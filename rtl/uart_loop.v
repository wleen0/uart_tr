==> flow/design.v <==
module uart_loop(
    input        clk,
    input        reset,
    input  [7:0] uart_txd,       
    output [7:0] uart_rx_data    
);
parameter  clk_freq = 50000000;
parameter  uart_bps = 115200;
wire uart_tx_data;
uart_tx #(.clk_freq(clk_freq), .uart_bps(uart_bps))
    in_uart_tx(
    .clk(clk),
    .reset(reset),
    .uart_tx_data(uart_txd),
    .uart_txd(uart_tx_data)
    );
uart_rx #(.clk_freq(clk_freq), .uart_bps(uart_bps))
    in_uart_rx(
    .clk(clk),
    .reset(reset),
    .uart_rxd(uart_tx_data),
    .uart_rx_data(uart_rx_data)
);
endmodule
module uart_rx(
    input            clk,
    input            reset,
    input            uart_rxd,
    output reg [7:0] uart_rx_data
);
reg        uart_rxd_s0;
reg        uart_rxd_s1;
reg        uart_rxd_s2;
reg        rx_flag;
reg        uart_rx_done;
reg [15:0] baud_cnt;  
reg [3:0]  rx_cnt;
reg [8:0]  rx_data_temp;
wire       start_en;
parameter  clk_freq = 50000000;
parameter  uart_bps = 115200;
parameter  baud_cnt_max = clk_freq/uart_bps; 
always @(posedge clk or posedge reset) begin
    if(reset) begin
        uart_rxd_s0 <= 1'b0;
        uart_rxd_s1 <= 1'b0;
        uart_rxd_s2 <= 1'b0;
    end
    else begin
        uart_rxd_s0 <= uart_rxd;
        uart_rxd_s1 <= uart_rxd_s0;
        uart_rxd_s2 <= uart_rxd_s1;
    end
end
assign start_en = ((~uart_rxd_s1 & uart_rxd_s2) & ~rx_flag) ? 1'b1 : 1'b0;
always @(posedge clk or posedge reset) begin
    if(reset)
        rx_flag <= 1'b0;
    else if(start_en)
        rx_flag <= 1'b1;
    else
        rx_flag <= (baud_cnt == baud_cnt_max/2-1'b1 && rx_cnt== 4'd10) ? 1'b0 : rx_flag;
end
always @(posedge clk or posedge reset) begin
    if(reset)
        baud_cnt <= 16'b0;
    else
        baud_cnt <= (rx_flag && (baud_cnt < baud_cnt_max - 1'b1)) ? baud_cnt + 16'd1 : 16'd0;
end
always @(posedge clk or posedge reset) begin
    if(reset)
        rx_cnt <= 4'b0;
    else if(rx_flag)
        rx_cnt <= (baud_cnt == baud_cnt_max - 1'b1) ? rx_cnt + 4'd1 : rx_cnt;
    else
        rx_cnt <= 4'd0;
end
always @(posedge clk or posedge reset) begin
    if(reset) begin
        rx_data_temp <= 8'b0;
    end
    else if(rx_flag) begin
        if(baud_cnt == baud_cnt_max/2-1'b1 && rx_cnt <= 9) begin
            rx_data_temp <= {uart_rxd_s2, rx_data_temp[8:1]};
        end
        else if(baud_cnt == baud_cnt_max/2-1'b1 && rx_cnt == 10 && rx_data_temp[8]==1)
            rx_data_temp <= 9'd0;
        else
            rx_data_temp <= rx_data_temp;
        end
    else begin
        rx_data_temp <= 8'b0;
    end
end
always @(posedge clk or posedge reset) begin
    if(reset)
        uart_rx_done <= 1'b0;
    else if(baud_cnt == baud_cnt_max/2-1'b1 && rx_cnt == 4'd10 && rx_data_temp[8]==0)
        uart_rx_done <= 1'b1;
    else
        uart_rx_done <= 1'b0;        
end
always @(posedge clk or posedge reset) begin
    if(reset)
        uart_rx_data <= 8'b0;
    else if(baud_cnt == baud_cnt_max/2-1'b1 && rx_cnt == 4'd10 && rx_data_temp[8]==0)
        uart_rx_data <= rx_data_temp;
    else
        uart_rx_data <= uart_rx_data;
end
endmodule
module uart_tx(
    input       clk,
    input       reset,
    input [7:0] uart_tx_data,
    output reg  uart_txd
);
wire parity;
reg [7:0]  tx_data_temp;
reg uart_tx_busy;
reg [15:0] baud_cnt;
reg [3:0]  tx_cnt;
parameter  clk_freq = 50000000;
parameter  uart_bps = 115200;
parameter  baud_cnt_max = clk_freq/uart_bps;
always @(posedge clk or posedge reset) begin
    if(reset)
        tx_data_temp <= 8'd0;
    else
        tx_data_temp <= (tx_cnt <= 9) ? uart_tx_data : 8'd0;
end
always @(posedge clk or posedge reset) begin
    if(reset)
        baud_cnt <= 16'b0;
    else
        baud_cnt <= (uart_tx_busy && (baud_cnt < baud_cnt_max - 16'd1)) ? baud_cnt + 16'd1 : 16'd0;
end
always @(posedge clk or posedge reset) begin
    if(reset)
        tx_cnt <= 4'b0;
    else 
        tx_cnt <= (baud_cnt == baud_cnt_max - 4'd1) ? tx_cnt + 4'd1 : tx_cnt;
end
always @(posedge clk or posedge reset) begin
    if(reset) 
        uart_tx_busy <= 1'b0;
    else if (baud_cnt == baud_cnt_max/2-1'b1 && tx_cnt == 4'd10)
        uart_tx_busy <= 1'b0;
    else if(tx_cnt <=9)
        uart_tx_busy <= 1'b1;
    else
        uart_tx_busy <= uart_tx_busy;
end
assign parity = ^uart_tx_data;
always @(posedge clk or posedge reset) begin
    if(reset)
        uart_txd <= 1'b1;
    else if(uart_tx_busy) begin
        case(tx_cnt)
            4'd0: uart_txd <= 1'b0;              
            4'd1: uart_txd <= tx_data_temp[0];
            4'd2: uart_txd <= tx_data_temp[1];
            4'd3: uart_txd <= tx_data_temp[2];
            4'd4: uart_txd <= tx_data_temp[3];
            4'd5: uart_txd <= tx_data_temp[4];
            4'd6: uart_txd <= tx_data_temp[5];
            4'd7: uart_txd <= tx_data_temp[6];
            4'd8: uart_txd <= tx_data_temp[7];
            4'd9: uart_txd <= parity;             
            4'd10: uart_txd <= 1'b1;             
            default: ;
        endcase
    end
    else
        uart_txd <= 1'b1;
end
endmodule
Reports on uart_loop:

What the tools print for uart_loop, step after step.
Lines are those of the file above, counted from 1.
Cell names lack the library's common part.
A cell with -- has no value.

* design top: uart_loop
* clock input: clk
* cell library: sky130hd
* corner: tt_025C_1v80

Word-level counts:

Yosys after proc, flatten, opt, wreduce and memory -nomap, before mapping. Memory bits, and registers merged into a memory's read port (data or address), are not among the register bits. Print and check cells are not counted. Equal cells are merged and count once.

* register bits after elaboration: 71
* output and inout bits: 8
* elaborated cells: 70

* magnitude comparators: 4
* equal/unequal tests: 18
* muxes and demuxes: 15
* reductions and logical operators: 11
* bitwise logic cells: 5
* $add $sub $neg: 4

Operators with widths (number)
* 16-bit by 1-bit adder with 16-bit output (second input constant): 2
* 16-bit by 8-bit == test with 1-bit output (second input constant): 2
* 16-bit by 9-bit < comparator with 1-bit output (second input constant): 2
* 16-bit by 9-bit == test with 1-bit output (second input constant): 2
* 16-bit 2-to-1 mux: 2
* 9-bit 2-to-1 mux: 3
* 4-bit by 3-bit == test with 1-bit output (second input constant): 4
* 4-bit == test (second input constant): 4
* 12-bit inequality test (second input constant): 1
* 1-bit parallel mux with 11-bit select: 1
* 4-bit by 1-bit adder with 4-bit output (second input constant): 2
* 4-bit by 2-bit == test with 1-bit output (second input constant): 2
* 4-bit less-or-equal comparator (second input constant): 2
* 8-bit parity: 1
* 8-bit 2-to-1 mux: 1
* 4-bit 2-to-1 mux: 2
* 1-bit logical AND: 7
* 1-bit 2-to-1 mux: 6
* 2-bit nonzero test: 2
* 4-bit by 1-bit == test with 1-bit output (second input constant): 1
* 4-bit zero test: 1
* 1-bit NOT: 3
* 3-bit inequality test (second input constant): 1
* 1-bit bitwise AND: 2
* 2-bit inequality test (second input constant): 1

Longest topological paths:

Yosys ltp: most cells in a row. Word level: on the elaborated netlist, between registers, memories and ports. Mapped: between sequential cells and ports; inverters and the memories' decode and read muxes count.

* word-level depth: 6
* ABC_AREA: 0
* mapped depth: 7
* mapped depth without buffers: 6

Netlist:

Source: synth_stat.txt of the flow (Yosys; design flattened, memories mapped). It holds for the ABC_AREA given above (unset counts as 0); a run with the other value may have another netlist.

Cell types
* dfrtp_1: number 70, area in all 1751.68 sq um
* ha_1: number 17, area in all 212.704 sq um
* xnor2_1: number 14, area in all 122.618 sq um
* o21ai_0: number 24, area in all 120.115 sq um
* mux2_2: number 9, area in all 101.347 sq um
* nor2_1: number 27, area in all 101.347 sq um
* nand4_1: number 13, area in all 81.328 sq um
* xor2_1: number 9, area in all 78.826 sq um
* nand3_1: number 12, area in all 60.058 sq um
* and2_1: number 9, area in all 56.304 sq um
* inv_1: number 14, area in all 52.55 sq um
* nand2_1: number 12, area in all 45.043 sq um
* a21oi_1: number 8, area in all 40.038 sq um
* or4_1: number 5, area in all 37.536 sq um
* dfstp_2: number 1, area in all 26.275 sq um
* a22oi_1: number 3, area in all 22.522 sq um
* or4_4: number 2, area in all 22.522 sq um
* nor4_4: number 1, area in all 21.27 sq um

Other cell types: 27; their cells: 42.

* mapped cells: 292
* sequential area: 1778.0 sq um
* chip area (Yosys): 3241.9 sq um
* flip-flops: 71

By module: a second synthesis without flattening, with its own total; a netlist apart from the flattened one above.

* cell total of the unflattened synthesis: 270
* area (unflattened synthesis): 3175.5 sq um

Rows give one instance, submodules left out.

By module
* uart_rx: times used 1, area 1751.7 sq um, cells 143
* uart_tx: times used 1, area 1423.9 sq um, cells 127
* uart_loop: times used 1, area 0.0 sq um, cells 0

Path before layout:

OpenSTA on the mapped netlist: ideal clock, no wires. The path of least setup slack (recovery checks aside). Input and output delay are each 20% of the period. Register names are those of the netlist, which keeps one name where synthesis merged equal registers.

* path type: flip-flop to flip-flop
* start: register in_uart_rx.baud_cnt[0]
* end: register in_uart_rx.rx_data_temp[0]
* path delay: 2123 ps
* period: 3080 ps
* arrival time: 1994 ps
* slack: 956 ps
* driving pins on the path: 7
* data required time: 2951 ps
* library setup time: 129 ps
* period reached after synthesis: 2124 ps

"path delay" = arrival - input delay + setup time.
"driving pins on the path": output pins that drive a net of the path, with the launching flip-flop's if there is one; two outputs of one cell count as two.
"period reached after synthesis" is the clock period less the worst setup slack; recovery checks do not enter. This is arithmetic on one report: input and output delays are still those of the set period (20% each).
Between the ends stands the longest chain of elaborated cells between them, by number of cells; it is not shown to be the way that was timed. Of several equally long chains one is given.
Each line given opens the expression or statement behind the cell; cells for indexed reads and writes are added by Yosys, which also makes memories of some case tables.
At most two assigning lines are given for a register; there are more.

* cell sequence: dfrtp_1 inv_1 ha_1 or4b_2 nor4_4 a21o_1 o21ai_0
* cells in the longest elaborated chain: 6
* elaborated cells between the ends (all ways): 8
* classes of those cells: eq/ne (2); mux (3); reduce/logical (3)

Ends and longest elaborated chain, after synthesis
* start, declared: RTL line 36 `reg [15:0] baud_cnt;`
* start, assigned: RTL line 66 `baud_cnt <= 16'b0;`
* start, assigned: RTL line 68 `baud_cnt <= (rx_flag && (baud_cnt < baud_cnt_max - 1'b1)) ? baud_cnt + 16'd1 : 16'd0;`
* 16-bit by 8-bit == test with 1-bit output: RTL line 86 `else if(baud_cnt == baud_cnt_max/2-1'b1 && rx_cnt == 10 && rx_data_temp[8]==1)`
* 1-bit logical AND (2 in a row): RTL line 86
* 9-bit 2-to-1 mux: RTL line 86
* 9-bit 2-to-1 mux: RTL line 83 `if(baud_cnt == baud_cnt_max/2-1'b1 && rx_cnt <= 9) begin`
* 9-bit 2-to-1 mux: RTL line 82 `else if(rx_flag) begin`
* end, assigned: RTL line 84 `rx_data_temp <= {uart_rxd_s2, rx_data_temp[8:1]};`
* end, assigned: RTL line 89 `rx_data_temp <= rx_data_temp;`
* end, declared: RTL line 38 `reg [8:0]  rx_data_temp;`

Path in the finished layout:

Path of least setup slack in the final report of run 1 (OpenROAD, finished layout, wires in). Where an end is a register, its clock arrival counts in the times.
The report prints the path's times to 10 ps; the period is as set.

* path type: flip-flop to flip-flop
* start: register in_uart_rx.baud_cnt[15]
* end: register in_uart_rx.uart_rx_data[6]
* library setup time: 120 ps
* slack: 110 ps
* period: 2260 ps
* arrival time: 2370 ps
* data required time: 2480 ps
* driving pins on the path: 6

Between the ends stands the longest chain of elaborated cells between them, by number of cells; it is not shown to be the way that was timed. Of several equally long chains one is given.
At most two assigning lines are given for a register; there are more.

* cell sequence: dfrtp_1 or4_4 or4_4 nor3_4 buf_4 mux2_2
* cells in the longest elaborated chain: 3
* elaborated cells between the ends (all ways): 3
* classes of those cells: eq/ne (1); reduce/logical (2)

Ends and longest elaborated chain, after layout
* start, declared: RTL line 36 `reg [15:0] baud_cnt;`
* start, assigned: RTL line 66 `baud_cnt <= 16'b0;`
* start, assigned: RTL line 68 `baud_cnt <= (rx_flag && (baud_cnt < baud_cnt_max - 1'b1)) ? baud_cnt + 16'd1 : 16'd0;`
* 16-bit by 8-bit == test with 1-bit output: RTL line 106 `else if(baud_cnt == baud_cnt_max/2-1'b1 && rx_cnt == 4'd10 && rx_data_temp[8]==0)`
* 1-bit logical AND (2 in a row): RTL line 106
* end, assigned: RTL line 107 `uart_rx_data <= rx_data_temp;`
* end, assigned: RTL line 109 `uart_rx_data <= uart_rx_data;`
* end, declared: RTL line 29 `output reg [7:0] uart_rx_data`

Flow measurements of uart_loop on sky130hd: 2 stored runs with different settings, listed in no order. Input and output delays are each 20% of the period that was set; the output load is 0.01 pF.
"period reached" means the clock period less the worst setup slack. The figure is calculated, with input and output delays left at 20% of the set period.
"total power after layout" is the tool's figure for a default switching activity; nothing was simulated.

### Run 1

Settings: `period_ns=2.26`, `CORE_UTILIZATION=26`, `PLACE_DENSITY_LB_ADDON=0.13`, `HOLD_SLACK_MARGIN=0.08`, `CORE_ASPECT_RATIO=0.93`, `CELL_PAD_IN_SITES_DETAIL_PLACEMENT=0`, `GPL_TIMING_DRIVEN=1`, `CTS_CLUSTER_SIZE=24`, `CAP_MARGIN=20`, `MIN_ROUTING_LAYER=met2`, `CORE_MARGIN=2`, `SLEW_MARGIN=20`

- Chip area in the Yosys report: 3241.9 sq um
- Overall die area: 13378.7 sq um
- Final design utilization: 33.4%
- Setup slack of the worst path: 111 ps
- Sum of negative setup slack: 0 ps
- Final worst hold slack: 352 ps
- Total power after layout: 2930 uW
- Period reached: 2149 ps

### Run 2

Settings: `period_ns=2.97`, `CORE_UTILIZATION=67`, `PLACE_DENSITY_LB_ADDON=0.04`, `CORE_ASPECT_RATIO=0.89`, `CELL_PAD_IN_SITES_GLOBAL_PLACEMENT=1`, `CELL_PAD_IN_SITES_DETAIL_PLACEMENT=0`, `CAP_MARGIN=20`, `CORE_MARGIN=2`, `SLEW_MARGIN=20`

Not finished: placement ended with error FLW-0024.
